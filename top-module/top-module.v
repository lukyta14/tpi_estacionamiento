==> flow/design.v <==
module fsm_sensores(
    input wire clk,
    input wire reset,
    input wire a,         
    input wire b,         
    output reg auto_entra,
    output reg auto_sale,
    output reg persona
);
    reg [2:0] estado, next_estado;
    localparam EST_INICIAL = 3'b000,
               E1 = 3'b001,             
               E2 = 3'b010,             
               E3 = 3'b011,             
               S1 = 3'b101,             
               S2 = 3'b110,             
               S3 = 3'b111,             
               P  = 3'b100;             
    always @(*) begin
        next_estado = estado;
        case (estado)
            EST_INICIAL: begin
                if (a & ~b) next_estado = E1;
                else if (~a & b) next_estado = S1;
            end
            E1: begin
                if (a & b) next_estado = E2;
                else if (~a & ~b) next_estado = P;
            end
            E2: begin
                if (~a & b) next_estado = E3;
                else if (~a & ~b) next_estado = P;
            end
            E3: begin
                if (~a & ~b) next_estado = EST_INICIAL;
            end
            S1: begin
                if (a & b) next_estado = S2;
                else if (~a & ~b) next_estado = P;
            end
            S2: begin
                if (a & ~b) next_estado = S3;
                else if (~a & ~b) next_estado = P;
            end
            S3: begin
                if (~a & ~b) next_estado = EST_INICIAL;
            end
            P: begin
                next_estado = EST_INICIAL;
            end
        endcase
    end
    always @(posedge clk or posedge reset) begin
        if (reset) begin
            estado <= EST_INICIAL;
            auto_entra <= 0;
            auto_sale  <= 0;
            persona    <= 0;
        end
        else begin
            estado <= next_estado;
            auto_entra <= (estado == E3 && next_estado == EST_INICIAL);
            auto_sale  <= (estado == S3 && next_estado == EST_INICIAL);
            persona <= ((estado == E1 || estado == E2 || estado == S1 || estado == S2) && next_estado == P);
        end
    end
endmodule
module contador_estacionamiento(
    input wire clk,
    input wire reset,
    input wire auto_entra,
    input wire auto_sale,
    output reg [2:0] count,      
    output lleno,
    output vacio
);
assign lleno = (count == 3'b111);
assign vacio = (count == 3'b000);
always @(posedge clk or posedge reset) 
begin
    if (reset)
        count <= 0;
    else begin
        if (auto_entra && !lleno)
            count <= count + 1;
        else if (auto_sale && !vacio)
            count <= count - 1;
    end
end
endmodule
module top_estacionamiento(
    input wire clk,
    input wire reset,
    input wire btnA,         
    input wire btnB,         
    output wire [3:0] leds   
);
    wire rst, A, B;
    assign rst = ~reset;
    assign A = ~btnA;
    assign B = ~btnB;
    wire auto_entra, auto_sale;
    wire [2:0] count;
    wire lleno, vacio;
    wire persona;            
    fsm_sensores fsm (
        .clk(clk),
        .reset(rst),
        .a(A),
        .b(B),
        .auto_entra(auto_entra),
        .auto_sale(auto_sale),
        .persona(persona)
    );
    contador_estacionamiento contador (
        .clk(clk),
        .reset(rst),
        .auto_entra(auto_entra),
        .auto_sale(auto_sale),
        .count(count),
        .lleno(lleno),
        .vacio(vacio)
    );
    assign leds[2:0] = count;   
    assign leds[3]   = lleno;   
endmodule
* Reports on top_estacionamiento
The steps from the RTL of top_estacionamiento to its reports follow in flow order.
Lines are those of the file above, counted from 1.
Cell names lack the library's common part.
A cell with n/a has no value.
- Top :: top_estacionamiento
- Clock input :: clk
- Cell library :: sky130hd
- Library corner :: tt_025C_1v80

* Word level
Source: Yosys, flattened and elaborated, memories not mapped. Widths are those after wreduce. Registers that Yosys merges into a memory's read port (data or address) are not register bits. Print and check cells do not count. Equal cells are merged and count once.
- Register bits after elaboration :: 8
- Input bits :: 4
- Add/sub/neg operators :: 2
- Equality and inequality tests :: 8
- Muxes and demuxes :: 11
- Bitwise gates (word level) :: 6
- Reduce/logical cells :: 11
** Operator list (count)
- 3-bit two-way mux :: 10
- 3-bit case mux with 7-bit select :: 1
- 3-bit == test with constant B :: 5
- 3-bit logical NOT :: 3
- 3-bit by 2-bit == test with 1-bit output with constant B :: 2
- 1-bit bitwise AND :: 4
- 1-bit logical AND :: 4
- 3-bit by 1-bit adder with 3-bit output with constant B :: 1
- 3-bit by 1-bit subtractor with 3-bit output with constant B :: 1
- 3-bit by 1-bit == test with 1-bit output with constant B :: 1
- 1-bit inverter :: 2
- 1-bit logical NOT :: 2
- 2-bit nonzero test :: 1
- 2-bit OR reduction :: 1

* Depth
Longest topological path by Yosys (ltp), each cell counted once; first at word level (registers and memories cut), then after technology mapping (sequential cells cut; the memories' decode and read muxes count).
- Depth after elaboration :: 7
- ABC_AREA :: 0
- Depth in mapped cells :: 6

* Mapped cells and area
Yosys stat after the flow's synthesis: flattened, memories mapped to cells. It holds for the ABC_AREA given above (unset counts as 0); a run with the other value may have another netlist.
** Cells by type (count)
- dfrtp_1 :: 12
- ha_1 :: 6
- o21ai_0 :: 7
- nand2_1 :: 8
- dfstp_2 :: 1
- a21oi_1 :: 5
- inv_1 :: 6
- fa_1 :: 1
- a22o_1 :: 2
- buf_4 :: 2
- nor3b_1 :: 2
- o21a_1 :: 2
- a211oi_2 :: 1
- and2_1 :: 2
- nand2b_1 :: 2
- o2111a_1 :: 1
- o41a_1 :: 1
- a211o_1 :: 1
Not listed: further types 12, cells in them 12.
- Cell count :: 74
- Synthesis area :: 743.2 µm²
- Sequential area :: 326.6 µm²
- Flip-flop cells :: 13
- Buffers :: 2
By module: a second synthesis without flattening, with its own total; a netlist apart from the flattened one above.
- Cell total of the unflattened synthesis :: 88
- Area total of the unflattened synthesis :: 900.9 µm²
Rows give one instance, submodules left out.
** Modules
- fsm_sensores :: times used 1, cells 51, area 596.8 µm²
- contador_estacionamiento :: times used 1, cells 33, area 285.3 µm²
- top_estacionamiento :: times used 1, cells 4, area 18.8 µm²

* Timing after synthesis
Source: OpenSTA report_checks on the synthesized netlist (no wires, ideal clock, input and output delay 20% of the period each), path of least setup slack; recovery checks are left aside. Register names are those of the netlist, which keeps one name where synthesis merged equal registers.
- Kind :: flip-flop to flip-flop
- From :: register contador.count[2]
- To :: register contador.count[1]
- Clock period :: 2.01 ns
- Time at the first pin :: 0.000 ns
- Arrival :: 1.714 ns
- Data required time :: 1.886 ns
- Setup slack :: 0.172 ns
- Path delay :: 1.838 ns
- Stages :: 6
- Buffers on the path :: 0
- Synthesis period reached :: 1.838 ns
"path delay" is the arrival time less input delay plus setup time.
"stages" counts driving pins, that of a launching flip-flop among them; a cell with two outputs on the path counts twice.
"synthesis period reached" = period - worst setup slack (recovery checks aside). The figure is calculated, with input and output delays left at 20% of the set period.
At most two assigning lines are given for a register; there are more.
- Cells stage by stage :: dfrtp_1 and3_1 nand2b_1 fa_1 o21a_1 a211o_1
- Elaborated cells between the ends (all ways) :: 9
- Source lines of those cells :: 4
- Classes of those cells :: 1 x eq/ne; 2 x mux; 6 x reduce/logical
** Ends and longest elaborated chain, after synthesis
- from (decl) :: RTL line 73 : output reg [2:0] count,
- from (assign) :: RTL line 85 : count <= count + 1;
- from (assign) :: RTL line 87 : count <= count - 1;
- to (assign) :: RTL line 85
- to (assign) :: RTL line 87
- to (decl) :: RTL line 73
Chain of elaborated cells between the ends: none given.
Some nets on the timed path still bear RTL names; the line given drives or declares the net.
** Named nets, after synthesis
- contador.lleno :: RTL line 77 : assign lleno = (count == 3'b111);

* Timing after layout
Path of least setup slack in the final report of record 1 (OpenROAD, finished layout, wires in). Where an end is a register, its clock arrival counts in the times.
- Kind :: flip-flop to flip-flop
- From :: register contador.count[0]
- To :: register contador.count[1]
- Clock period :: 1.75 ns
- Time at the first pin :: 0.27 ns
- Arrival :: 1.84 ns
- Data required time :: 1.91 ns
- Setup slack :: 0.07 ns
- Stages :: 6
- Buffers on the path :: 0
Between the ends stands the longest chain of elaborated cells between them, by number of cells; it is not shown to be the way that was timed. Of several equally long chains one is given.
A line is the first line of the expression or statement that the cell stems from. Yosys adds cells for indexed reads and writes and turns some case tables into memories.
At most two assigning lines are given for a register; there are more.
- Cells stage by stage :: dfrtp_2 and3_4 nand2b_4 fa_2 o21a_1 a211o_1
- Cells in the longest elaborated chain :: 5
- Elaborated cells between the ends (all ways) :: 11
- Source lines of those cells :: 6
- Classes of those cells :: 2 x add/sub; 1 x eq/ne; 2 x mux; 6 x reduce/logical
** Ends and longest elaborated chain, after layout
- from (decl) :: RTL line 73 : output reg [2:0] count,
- from (assign) :: RTL line 85 : count <= count + 1;
- from (assign) :: RTL line 87 : count <= count - 1;
- 3-bit logical NOT :: RTL line 78 : assign vacio = (count == 3'b000);
- 1-bit logical NOT :: RTL line 86 : else if (auto_sale && !vacio)
- 1-bit logical AND :: RTL line 86
- 3-bit two-way mux :: RTL line 86
- 3-bit two-way mux :: RTL line 84 : if (auto_entra && !lleno)
- to (assign) :: RTL line 85
- to (assign) :: RTL line 87
- to (decl) :: RTL line 73

Memo
Re: implementation data of top_estacionamiento

Record of 2 stored runs of the RTL-to-layout flow on top_estacionamiento, platform sky130hd. The runs are unordered. Constraints: input delay and output delay 20% of the set period each, output load 0.01 pF.
"achieved period" means the clock period less the worst setup slack. The figure is calculated, with input and output delays left at 20% of the set period.
"total power of the final layout": no workload was simulated; the value follows from the tool's default switching activity.

* Record 1
** Files
==> flow/run.sh <==
#!/bin/bash
# the make line also repeats the synthesis and layout settings of config.mk as NAME=value (left out here)
make -C /OpenROAD-flow-scripts/flow DESIGN_CONFIG=/design/flow/config.mk WORK_HOME=/design/flow/orfs CLKGATE_MAP_FILE= finish
==> flow/config.mk <==
export PLATFORM = sky130hd
export DESIGN_NAME = top_estacionamiento
export DESIGN_NICKNAME = top_estacionamiento
export VERILOG_FILES = /design/flow/design.v
export SDC_FILE = /design/flow/constraint.sdc
export NUM_CORES = 4
export LEC_CHECK = 0
export CAP_MARGIN = 5
export CORE_MARGIN = 4
export CORE_UTILIZATION = 23
export CTS_CLUSTER_DIAMETER = 344
export CTS_CLUSTER_SIZE = 67
export MAX_ROUTING_LAYER = met5
export PLACE_DENSITY = 0.43
export SETUP_SLACK_MARGIN = 0.38
export SLEW_MARGIN = 20
==> flow/constraint.sdc <==
create_clock -name core_clock -period 1.75 [get_ports {clk}]
set_input_delay 0.3500 -clock core_clock [delete_from_list [all_inputs] [get_ports {clk}]]
set_output_delay 0.3500 -clock core_clock [all_outputs]
set_load 0.01 [all_outputs]
** Results
- Netlist area reported by Yosys :: 743.2 µm²
- Worst setup slack after layout :: 0.073 ns
- Standard-cell area after routing :: 1026.0 µm²
- Summed negative setup slack :: 0.000 ns
- Total power of the final layout :: 1011 uW
- Final utilization :: 33.3%
- Achieved period :: 1.677 ns
- Total die area :: 4204.9 µm²

* Record 2
** Files
==> flow/run.sh <==
#!/bin/bash
# the make line also repeats the synthesis and layout settings of config.mk as NAME=value (left out here)
make -C /OpenROAD-flow-scripts/flow DESIGN_CONFIG=/design/flow/config.mk WORK_HOME=/design/flow/orfs CLKGATE_MAP_FILE= finish
==> flow/config.mk <==
export PLATFORM = sky130hd
export DESIGN_NAME = top_estacionamiento
export DESIGN_NICKNAME = top_estacionamiento
export VERILOG_FILES = /design/flow/design.v
export SDC_FILE = /design/flow/constraint.sdc
export NUM_CORES = 4
export LEC_CHECK = 0
export ABC_AREA = 0
export CAP_MARGIN = 15
export CELL_PAD_IN_SITES_GLOBAL_PLACEMENT = 0
export CORE_MARGIN = 2
export CORE_UTILIZATION = 30
export CTS_CLUSTER_DIAMETER = 343
export GPL_TIMING_DRIVEN = 1
export MAX_ROUTING_LAYER = met5
export PLACE_DENSITY_LB_ADDON = 0.23
export SETUP_SLACK_MARGIN = 0.17
export SLEW_MARGIN = 30
==> flow/constraint.sdc <==
create_clock -name core_clock -period 1.96 [get_ports {clk}]
set_input_delay 0.3920 -clock core_clock [delete_from_list [all_inputs] [get_ports {clk}]]
set_output_delay 0.3920 -clock core_clock [all_outputs]
set_load 0.01 [all_outputs]
** Results
- Netlist area reported by Yosys :: 743.2 µm²
- Worst setup slack after layout :: 0.263 ns
- Standard-cell area after routing :: 953.4 µm²
- Summed negative setup slack :: 0.000 ns
- Total power of the final layout :: 871.8 uW
- Final utilization :: 39.6%
- Achieved period :: 1.697 ns
- Total die area :: 2891.8 µm²
